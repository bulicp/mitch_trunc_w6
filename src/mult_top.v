==> flow/design.v <==
`timescale 1ns / 1ps
module MITCH_TRUNC_W6(
    input [15:0] x,
    input [15:0] y,
    output [31:0] p
    );
	wire [15:0] x_abs;
	wire [15:0] y_abs;
	assign x_abs = x ^ {16{x[15]}};
	assign y_abs = y ^ {16{y[15]}};
	wire [15:0] kx;
	wire zero_x;
	wire [3:0] code_x;
	LOD16 LODx (
		.data_i(x_abs),
		.zero_o(zero_x),
		.data_o(kx)
	 ); 
	PriorityEncoder_16 PEx (
		.data_i(kx),
		.code_o(code_x)
	 ); 
	wire [15:0] ky;
	wire zero_y;
	wire [3:0] code_y;
	LOD16 LODy (
		.data_i(y_abs),
		.zero_o(zero_y),
		.data_o(ky)
	 ); 
	PriorityEncoder_16 PEy (
			.data_i(ky),
			.code_o(code_y)
		 ); 
	wire [3:0] code_x_inv;
	wire [15:0] barrel_x;
	assign code_x_inv = ~code_x;
	Barrel16L BShiftx (
		.data_i(x_abs),
		.shift_i(code_x_inv),
		.data_o(barrel_x)
 	 ); 
	wire [3:0] code_y_inv;
	wire [15:0] barrel_y;
	assign code_y_inv = ~code_y;
	Barrel16L BShifty (
		.data_i(y_abs),
		.shift_i(code_y_inv),
		.data_o(barrel_y)
 	 );
	wire [9:0] op1;
	wire [9:0] op2;
	wire [9:0] L;
	assign op1 = {1'b0,code_x,barrel_x[14:10]};
	assign op2 = {1'b0,code_y,barrel_y[14:10]};
    assign L = op1 + op2;
	wire [31:0] tmp_out; 
	AntiLog_W6 anti_log(
		.data_i(L),
		.data_o(tmp_out)
	);
	wire prod_sign; 
	wire [31:0] tmp_sign;
	assign prod_sign = x[15] ^ y[15];
	assign tmp_sign = {32{prod_sign}} ^ tmp_out;
	wire not_zero;
	assign not_zero = (~zero_x | x[15] | x[0]) & (~zero_y | y[15] | y[0]);
	assign p = not_zero ? tmp_sign : 32'b0;
endmodule
module AntiLog_W6(
	input [9:0] data_i,  
	output [31:0] data_o
	);
	wire [21:0] l1_in;
	wire [21:0] l1_out;
	assign l1_in = {16'b0,1'b1,data_i[4:0]};
   wire [4:0] tmp_l1_enc;
	wire [4:0] l1_enc;
	assign tmp_l1_enc = {1'b0,data_i[8:5]};
	carry_lookahead_inc INC_INST(
	        .i_add1(tmp_l1_enc),
	        .o_result(l1_enc)
	        );
	Barrel22L L1shift (
		.data_i(l1_in),
		.shift_i(l1_enc),
		.data_o(l1_out)
 	 );
	wire [5:0] r_in;
	wire [5:0] r_out;
	wire [2:0] enc;
	assign enc = ~data_i[8:6];
	assign r_in = {1'b1,data_i[4:0]};
	Barrel6R Rshift (
		.data_i(r_in),
		.shift_i(enc),
		.data_o(r_out)
 	 );
	wire lr;
	wire [15:0] out_msb;
	assign lr = data_i[9];
	assign out_msb = {16{lr}} & l1_out[21:6];
	wire [5:0] out_lsb;
	assign out_lsb = lr ? l1_out[5:0] : r_out[5:0];
	assign data_o = {out_msb,out_lsb,10'b0};
endmodule
module PriorityEncoder_16_old(
    input [15:0] data_i,
    output reg [3:0] code_o
    );
	always @*
		case (data_i)
	     16'b0000000000000001 : code_o = 4'b0000;
         16'b0000000000000010 : code_o = 4'b0001;
         16'b0000000000000100 : code_o = 4'b0010;
         16'b0000000000001000 : code_o = 4'b0011;
         16'b0000000000010000 : code_o = 4'b0100;
         16'b0000000000100000 : code_o = 4'b0101;
         16'b0000000001000000 : code_o = 4'b0110;
         16'b0000000010000000 : code_o = 4'b0111;
		 16'b0000000100000000 : code_o = 4'b1000;
         16'b0000001000000000 : code_o = 4'b1001;
         16'b0000010000000000 : code_o = 4'b1010;
         16'b0000100000000000 : code_o = 4'b1011;
         16'b0001000000000000 : code_o = 4'b1100;
         16'b0010000000000000 : code_o = 4'b1101;
         16'b0100000000000000 : code_o = 4'b1110;
         16'b1000000000000000 : code_o = 4'b1111;
			default     : code_o = 4'b0000;
		endcase
endmodule
module PriorityEncoder_16(
    input [15:0] data_i,
    output [3:0] code_o
    );
    wire [7:0] tmp0;
    assign tmp0 = {data_i[15],data_i[13],data_i[11],data_i[9],data_i[7],data_i[5],data_i[3],data_i[1]};
    OR_tree code0(tmp0,code_o[0]);
    wire [7:0] tmp1;
    assign tmp1 = {data_i[15],data_i[14],data_i[11],data_i[10],data_i[7],data_i[6],data_i[3],data_i[2]};
    OR_tree code1(tmp1,code_o[1]);
    wire [7:0] tmp2;
    assign tmp2 = {data_i[15],data_i[14],data_i[13],data_i[12],data_i[7],data_i[6],data_i[5],data_i[4]};
    OR_tree code2(tmp2,code_o[2]);
    wire [7:0] tmp3;
    assign tmp3 = {data_i[15],data_i[14],data_i[13],data_i[12],data_i[11],data_i[10],data_i[9],data_i[8]};
    OR_tree code3(tmp3,code_o[3]);
endmodule
module OR_tree(
    input [7:0] data_i,
    output data_o
    );
    wire [3:0] tmp1;
    wire [1:0] tmp2;
    assign tmp1 = data_i[3:0] | data_i[7:4];
    assign tmp2 = tmp1[1:0] | tmp1[3:2];
    assign data_o = tmp2[0] | tmp2[1];
endmodule
module LOD4(
    input [3:0] data_i,
    output [3:0] data_o
    );
	 wire mux0;
	 wire mux1;
	 wire mux2;
	 assign mux2 = (data_i[3]==1) ? 1'b0 : 1'b1;
	 assign mux1 = (data_i[2]==1) ? 1'b0 : mux2;
	 assign mux0 = (data_i[1]==1) ? 1'b0 : mux1;
	 assign data_o[3] = data_i[3];
	 assign data_o[2] =(mux2 & data_i[2]);
	 assign data_o[1] =(mux1 & data_i[1]);
	 assign data_o[0] =(mux0 & data_i[0]);
endmodule
module Muxes2in1Array4(
    input [3:0] data_i,
    input select_i,
    output [3:0] data_o
    );
	assign data_o[3] = select_i ? data_i[3] : 1'b0;
	assign data_o[2] = select_i ? data_i[2] : 1'b0;
	assign data_o[1] = select_i ? data_i[1] : 1'b0;
	assign data_o[0] = select_i ? data_i[0] : 1'b0;
endmodule
module LOD16(
    input [15:0] data_i,
    output zero_o,
    output [15:0] data_o
    );
	 wire [15:0] z;
	 wire [3:0] select;
	 wire [3:0] zdet;
	 assign zdet[3] = data_i[15] | data_i[14] | data_i[13] | data_i[12];
	 assign zdet[2] = data_i[11] | data_i[10] | data_i[9] | data_i[8];
	 assign zdet[1] = data_i[7] | data_i[6] | data_i[5] | data_i[4];
	 assign zdet[0] = data_i[3] | data_i[2] | data_i[1] | data_i[0];
	 assign zero_o = ~(zdet[3] | zdet[2] | zdet[1] | zdet[0]);
	 LOD4 lod4_3 (
		.data_i(data_i[15:12]), 
		.data_o(z[15:12])
	 );
	 LOD4 lod4_2 (
		.data_i(data_i[11:8]), 
		.data_o(z[11:8])
	 );
	 LOD4 lod4_1 (
		.data_i(data_i[7:4]), 
		.data_o(z[7:4])
	 );
	 LOD4 lod4_0 (
		.data_i(data_i[3:0]), 
		.data_o(z[3:0])
	 );
	 LOD4 lod4_middle (
		.data_i(zdet), 
		.data_o(select)
	 );
	 Muxes2in1Array4 Inst_MUX214_3 (
		.data_i(z[15:12]), 
		.select_i(select[3]), 
		.data_o(data_o[15:12])
    );
	 Muxes2in1Array4 Inst_MUX214_2 (
		.data_i(z[11:8]), 
		.select_i(select[2]), 
		.data_o(data_o[11:8])
    );
	 Muxes2in1Array4 Inst_MUX214_1 (
		.data_i(z[7:4]), 
		.select_i(select[1]), 
		.data_o(data_o[7:4])
    );
	 Muxes2in1Array4 Inst_MUX214_0 (
		.data_i(z[3:0]), 
		.select_i(select[0]), 
		.data_o(data_o[3:0])
    );
endmodule
module Barrel16L(
    input [15:0] data_i,
    input [3:0] shift_i,
    output reg [15:0] data_o
    );
   always @*
      case (shift_i)
         4'b0000: data_o = data_i;
         4'b0001: data_o = data_i << 1;
         4'b0010: data_o = data_i << 2;
         4'b0011: data_o = data_i << 3;
         4'b0100: data_o = data_i << 4;
         4'b0101: data_o = data_i << 5;
         4'b0110: data_o = data_i << 6;
         4'b0111: data_o = data_i << 7;
         4'b1000: data_o = data_i << 8;
         4'b1001: data_o = data_i << 9;
         4'b1010: data_o = data_i << 10;
         4'b1011: data_o = data_i << 11;
         4'b1100: data_o = data_i << 12;
         4'b1101: data_o = data_i << 13;
         4'b1110: data_o = data_i << 14;
         default: data_o = data_i << 15;
      endcase
endmodule
module Barrel6R(
    input [5:0] data_i,
    input [2:0] shift_i,
    output reg [5:0] data_o
    );
   always @*
      case (shift_i)
         3'b000: data_o = data_i;
         3'b001: data_o = data_i >> 1;
         3'b010: data_o = data_i >> 2;
         3'b011: data_o = data_i >> 3;
         3'b100: data_o = data_i >> 4;
         3'b101: data_o = data_i >> 5;
         3'b110: data_o = data_i >> 6;
         default: data_o = data_i << 7;
      endcase
endmodule
module Barrel22L(
    input [21:0] data_i,
    input [4:0] shift_i,
    output reg [21:0] data_o
    );
   always @*
      case (shift_i)
         5'b00000: data_o = data_i;
         5'b00001: data_o = data_i << 1;
         5'b00010: data_o = data_i << 2;
         5'b00011: data_o = data_i << 3;
         5'b00100: data_o = data_i << 4;
         5'b00101: data_o = data_i << 5;
         5'b00110: data_o = data_i << 6;
         5'b00111: data_o = data_i << 7;
         5'b01000: data_o = data_i << 8;
         5'b01001: data_o = data_i << 9;
         5'b01010: data_o = data_i << 10;
         5'b01011: data_o = data_i << 11;
         5'b01100: data_o = data_i << 12;
         5'b01101: data_o = data_i << 13;
         5'b01110: data_o = data_i << 14;
         5'b01111: data_o = data_i << 15;
         default:  data_o = data_i << 16;
      endcase
endmodule
module carry_lookahead_inc
  (
   input [4:0] i_add1,
   output [4:0]  o_result
   );
  wire [5:0]     w_C;
  wire [4:0]   w_SUM;
  genvar  ii;
  generate 
    for (ii=0; ii<5; ii=ii+1) 
      begin: oncetold
         assign w_SUM[ii] = i_add1[ii] ^ w_C[ii];
      end
  endgenerate
  genvar jj;
  generate
    for (jj=0; jj<5; jj=jj+1) 
      begin : somebody
        assign w_C[jj+1] = (i_add1[jj] & w_C[jj]);
      end
  endgenerate
  assign w_C[0] = 1'b1;  
  assign o_result =  w_SUM;    
endmodule  
module mult_top(
    input clk,
    input  [15:0] x,
    input  [15:0] y,
    output reg [31:0] p_out
    );
    wire [31:0] P_vec;
    reg [15:0] X_vec;
    reg [15:0] Y_vec;
    MITCH_TRUNC_W6 mult(X_vec,Y_vec,P_vec); 
    always @(posedge clk) 
    begin
        p_out = P_vec;
        X_vec = x;
        Y_vec = y;
    end
endmodule 
======== Step by step through the tools: mult_top ========
The steps from the RTL of mult_top to its reports follow in flow order.
Lines are those of the file above, counted from 1.
Library cell names are shortened.
A cell with - has no value.
design
  design top .............................. mult_top
  clock input ............................. clk
  library ................................. sky130hd
  timing corner ........................... tt_025C_1v80

======== Word-level counts ========
Counts by Yosys on the flattened word-level netlist (proc, flatten, opt, wreduce; memories kept). Register bits leave out memories and registers merged into their read ports (data or address). Print and check cells are left out. Cells with the same type and inputs are merged into one.
word-level totals
  bits in registers ....................... 64
  input bits .............................. 33
cells by class
  equality and inequality tests ........... 48
  muxes and demuxes ....................... 63
  reduce/logical cells .................... 4
  add/sub/neg operators ................... 1
  bitwise operators ....................... 102
operators by type and width
  kind                                    count
  parallel mux 15 bit (select 15 bit)     2
  parallel mux 22 bit (select 16 bit)     1
  2-to-1 mux 1 bit                        58
  == test 4 bit with constant B           14
  bitwise OR 1 bit                        42
  == test 5 x 4 -> 1 bit with constant B  8
  parallel mux 6 bit (select 6 bit)       1
  bitwise AND 1 bit                       32
  bitwise XOR 16 bit                      2
  bitwise XOR 32 bit                      1
  == test 4 x 3 -> 1 bit with constant B  8
  bitwise OR 4 bit                        8
  == test 5 x 3 -> 1 bit with constant B  4
  bitwise AND 16 bit                      1
  bitwise OR 2 bit                        8
  == test 4 x 2 -> 1 bit with constant B  4
  == test 5 x 2 -> 1 bit with constant B  2
  adder 9 x 9 -> 10 bit                   1
  == test 4 x 1 -> 1 bit with constant B  2
  NOT 4 bit                               2
  logical NOT 4 bit                       2
  == test 3 x 2 -> 1 bit with constant B  2
  == test 3 bit with constant B           2
  2-to-1 mux 6 bit                        1
  == test 5 x 1 -> 1 bit with constant B  1
  logical NOT 5 bit                       1
  bitwise XOR 1 bit                       4
  == test 3 x 1 -> 1 bit with constant B  1
Not listed: further kinds 3, cells in them 3.

======== Logic depth ========
Yosys ltp: most cells in a row. Word level: on the elaborated netlist, between registers, memories and ports. Mapped: between sequential cells and ports; inverters and the memories' decode and read muxes count.
depth
  word-level depth ........................ 23
  ABC_AREA ................................ 0
  depth in mapped cells ................... 36
  depth with buffers taken out ............ 32

======== Synthesis result ========
The flow's flattened synthesis, as Yosys stat reports it; memories are mapped. The netlist is that of the ABC_AREA named above (0 if unset); the other value can give another one.
mapped netlist
  chip area (Yosys) ....................... 0.0058531 mm^2
  flip-flops .............................. 55
  area of sequential cells ................ 0.0011011 mm^2
  cell count .............................. 804
cells by type
  type      count  total area (um^2)
  dfxtp_1   55     1.1E+03
  a21oi_1   69     345.331
  nand2_1   75     281.52
  clkbuf_1  59     221.462
  o21ai_0   43     215.206
  mux2i_1   20     200.192
  o22ai_1   29     181.424
  nor2_1    46     172.666
  o211ai_1  20     150.144
  a221oi_1  15     131.376
  xnor2_1   15     131.376
  ha_1      10     125.12
  a22oi_1   16     120.115
  nand3_1   21     105.101
  o221ai_1  12     105.101
  inv_1     26     97.594
  a222oi_1  9      90.086
  nand4_1   14     87.584
Not listed: further types 72, cells in them 250.
By module: a second synthesis without flattening, with its own total; a netlist apart from the flattened one above.
second synthesis, totals
  cell total of the unflattened synthesis .. 1,111
  area total of the unflattened synthesis .. 0.0082529 mm^2
Each row is one instance without its submodules.
modules
  module               instances  area (mm^2)  cells  sequential area (mm^2)
  Barrel16L            2          0.0012037    190    0
  Barrel22L            1          0.002082     335    0
  mult_top             1          0.0012812    64     0.0012812
  MITCH_TRUNC_W6       1          0.0011699    160    0
  LOD4                 10         0.0000363    4      0
  AntiLog_W6           1          0.0003003    39     0
  Muxes2in1Array4      8          0.000025     4      0
  Barrel6R             1          0.0001689    22     0
  OR_tree              8          0.0000163    3      0
  LOD16                2          0.00005      5      0
  carry_lookahead_inc  1          0.00005      5      0
  PriorityEncoder_16   2          0            0      0

======== Worst setup path after synthesis ========
Path of least setup slack by OpenSTA after synthesis, without wires, with an ideal clock, recovery checks aside; 20% of the period is set as input and as output delay. Where synthesis merged equal registers, the netlist keeps one of their names.
timing path after synthesis
  path kind ............................... reg-to-reg
  start ................................... register X_vec[9]
  end ..................................... register p_out[15]
  clock period ............................ 7.8 ns
  path delay .............................. 6.590 ns
  data required time ...................... 7.728 ns
  launch time at the first pin ............ 0.000 ns
  buffers on the path ..................... 3
  setup time .............................. 0.072 ns
  setup slack ............................. 1.210 ns
  driving pins on the path ................ 33
  arrival ................................. 6.518 ns
  synthesis period reached ................ 6.59 ns
"path delay" = arrival - input delay + setup time.
"driving pins on the path" counts driving pins, that of a launching flip-flop among them; a cell with two outputs on the path counts twice.
"synthesis period reached" = period - worst setup slack (recovery checks aside). The figure is calculated, with input and output delays left at 20% of the set period.
Between the ends stands the longest chain of elaborated cells between them, by number of cells; it is not shown to be the way that was timed. Of several equally long chains one is given.
Each line given opens the expression or statement behind the cell; cells for indexed reads and writes are added by Yosys, which also makes memories of some case tables.
on the way, after synthesis
  cell sequence ........................... dfxtp_1 clkbuf_1 or4_1 o22a_1 nor2_1 o211ai_1 o2111ai_1 nor4_1 inv_1 nor2_1 o31ai_1 o211ai_1 ha_1 a21o_1 a21oi_1 o21bai_1 a21oi_1 buf_2 nor2_1 o21ai_2 a21o_1 nand2_1 inv_1 ha_1 ha_1 clkbuf_1 nor2_1 o21ai_1 nand2_2 a2111oi_0 nor2_1 o32ai_1 mux2i_1
  length of the longest elaborated chain .. 21
ends and longest elaborated chain, after synthesis
  element                              RTL line  text
  from (decl)                          337       reg [15:0] X_vec;
  from (assign)                        343       X_vec = x;
  bitwise XOR 16 bit                   9         assign x_abs = x ^ {16{x[15]}};
  bitwise OR 1 bit (2 in a row)        193       assign zdet[2] = data_i[11] | data_i[10] | data_i[9] | data_i[8];
  2-to-1 mux 1 bit                     167       assign mux1 = (data_i[2]==1) ? 1'b0 : mux2;
  2-to-1 mux 1 bit                     168       assign mux0 = (data_i[1]==1) ? 1'b0 : mux1;
  bitwise AND 1 bit                    172       assign data_o[0] =(mux0 & data_i[0]);
  2-to-1 mux 1 bit                     181       assign data_o[1] = select_i ? data_i[1] : 1'b0;
  bitwise OR 4 bit                     155       assign tmp1 = data_i[3:0] | data_i[7:4];
  [... 5 more ...]                     -
  adder 9 x 9 -> 10 bit                56        assign L = op1 + op2;
  bitwise AND 1 bit (2 in a row)       324       assign w_C[jj+1] = (i_add1[jj] & w_C[jj]);
  bitwise XOR 1 bit                    317       assign w_SUM[ii] = i_add1[ii] ^ w_C[ii];
  == test 5 x 4 -> 1 bit               286       case (shift_i)
  parallel mux 22 bit (select 16 bit)  286
  2-to-1 mux 6 bit                     104       assign out_lsb = lr ? l1_out[5:0] : r_out[5:0];
  bitwise XOR 32 bit                   65        assign tmp_sign = {32{prod_sign}} ^ tmp_out;
  to (assign)                          342       p_out = P_vec;
  to (decl)                            334       output reg [31:0] p_out

======== Path in the finished layout ========
From the final timing report of stored run 1: the path of least setup slack in the routed layout; clock arrival at registers is part of the times.
timing path post-layout
  path kind ............................... reg-to-reg
  start ................................... register X_vec[15]
  end ..................................... register p_out[24]
  buffers on the path ..................... 3
  setup slack ............................. 1.93 ns
  driving pins on the path ................ 30
  arrival ................................. 6.32 ns
  clock period ............................ 8.09 ns
  data required time ...................... 8.25 ns
  launch time at the first pin ............ 0.30 ns
  setup time .............................. 0.14 ns
Between the ends stands the longest chain of elaborated cells between them, by number of cells; it is not shown to be the way that was timed. Of several equally long chains one is given.
on the way, post-layout
  cell sequence ........................... dfxtp_4 buf_4 buf_12 nor2_1 nand2_1 o21ai_0 and2_2 a21oi_1 a21oi_1 a311oi_1 o31ai_1 nor4_1 o21ai_1 ha_1 inv_1 o21bai_2 a21oi_2 buf_6 a22oi_4 o21ai_2 a21o_1 nand2_2 inv_4 ha_4 ha_4 a21oi_2 nand3_1 o221ai_1 nand2_1 mux2i_1
  length of the longest elaborated chain .. 23
ends and longest elaborated chain, post-layout
  element                              RTL line  text
  from (decl)                          337       reg [15:0] X_vec;
  from (assign)                        343       X_vec = x;
  bitwise XOR 16 bit                   9         assign x_abs = x ^ {16{x[15]}};
  bitwise OR 1 bit (3 in a row)        192       assign zdet[3] = data_i[15] | data_i[14] | data_i[13] | data_i[12];
  2-to-1 mux 1 bit                     166       assign mux2 = (data_i[3]==1) ? 1'b0 : 1'b1;
  2-to-1 mux 1 bit                     167       assign mux1 = (data_i[2]==1) ? 1'b0 : mux2;
  2-to-1 mux 1 bit                     168       assign mux0 = (data_i[1]==1) ? 1'b0 : mux1;
  bitwise AND 1 bit                    172       assign data_o[0] =(mux0 & data_i[0]);
  2-to-1 mux 1 bit                     181       assign data_o[1] = select_i ? data_i[1] : 1'b0;
  [... 6 more ...]                     -
  adder 9 x 9 -> 10 bit                56        assign L = op1 + op2;
  bitwise AND 1 bit (2 in a row)       324       assign w_C[jj+1] = (i_add1[jj] & w_C[jj]);
  bitwise XOR 1 bit                    317       assign w_SUM[ii] = i_add1[ii] ^ w_C[ii];
  == test 5 x 4 -> 1 bit               286       case (shift_i)
  parallel mux 22 bit (select 16 bit)  286
  bitwise AND 16 bit                   102       assign out_msb = {16{lr}} & l1_out[21:6];
  bitwise XOR 32 bit                   65        assign tmp_sign = {32{prod_sign}} ^ tmp_out;
  to (assign)                          342       p_out = P_vec;
  to (decl)                            334       output reg [31:0] p_out

Appendix: measured runs

2 stored runs of mult_top in the flow (synthesis by Yosys, layout by OpenROAD, sky130hd cells), in arbitrary order. Constraints: input delay and output delay 20% of the set period each, output load 0.01 pF.
"clock period achieved" is the run's clock period less its worst setup slack. It is reckoned from that one timing run; input and output delays stay at 20% of the period that was set.
"allowed time less slack (worst setup path)" is the time allowed to the run's worst setup path (the clock period less input and output delay, where it has them) less its slack. Clock arrival times count: a late capture clock shortens it, a late launch clock lengthens it.
By "total power of the final layout" is meant OpenSTA's value without simulated activity: inputs other than the clock are taken to toggle once in ten clock periods, and the tool carries that through the logic.

---- stored run 1 ----
settings
  period_ns = 8.09
  CORE_UTILIZATION = 35
  SETUP_SLACK_MARGIN = 2.12
  PLACE_DENSITY = 0.84
  HOLD_SLACK_MARGIN = -0.03
  CORE_MARGIN = 2
  GPL_ROUTABILITY_DRIVEN = 0
  CTS_CLUSTER_SIZE = 81
  CTS_CLUSTER_DIAMETER = 180
  SLEW_MARGIN = 20
  CAP_MARGIN = 20
results
  post-route setup TNS .................... 0.000 ns
  utilization of the finished layout ...... 0.468
  clock period achieved ................... 6.156 ns
  standard-cell area after routing ........ 0.0077111 mm^2
  post-route worst hold slack ............. 1.157 ns
  smallest setup slack .................... 1.934 ns
  full die area ........................... 0.0177742 mm^2
  netlist area reported by Yosys .......... 0.0058531 mm^2
  total power of the final layout ......... 1.690 mW
  allowed time less slack (worst setup path) .. 6.16 ns
  worst setup path kind ................... reg-to-reg

---- stored run 2 ----
settings
  period_ns = 11.4
  CORE_UTILIZATION = 30
  SETUP_SLACK_MARGIN = 2.24
  PLACE_DENSITY = 0.41
  CORE_MARGIN = 4
  CELL_PAD_IN_SITES_GLOBAL_PLACEMENT = 1
  CELL_PAD_IN_SITES_DETAIL_PLACEMENT = 2
  ABC_AREA = 1
  CTS_CLUSTER_SIZE = 77
  CTS_CLUSTER_DIAMETER = 73
  CAP_MARGIN = 20
  MAX_ROUTING_LAYER = met4
  SLEW_MARGIN = 20
results
  post-route setup TNS .................... 0.000 ns
  utilization of the finished layout ...... 0.36
  clock period achieved ................... 6.742 ns
  standard-cell area after routing ........ 0.0060058 mm^2
  post-route worst hold slack ............. 1.097 ns
  smallest setup slack .................... 4.658 ns
  full die area ........................... 0.0193085 mm^2
  netlist area reported by Yosys .......... 0.0051449 mm^2
  total power of the final layout ......... 1.257 mW
  allowed time less slack (worst setup path) .. 6.74 ns
  worst setup path kind ................... reg-to-reg
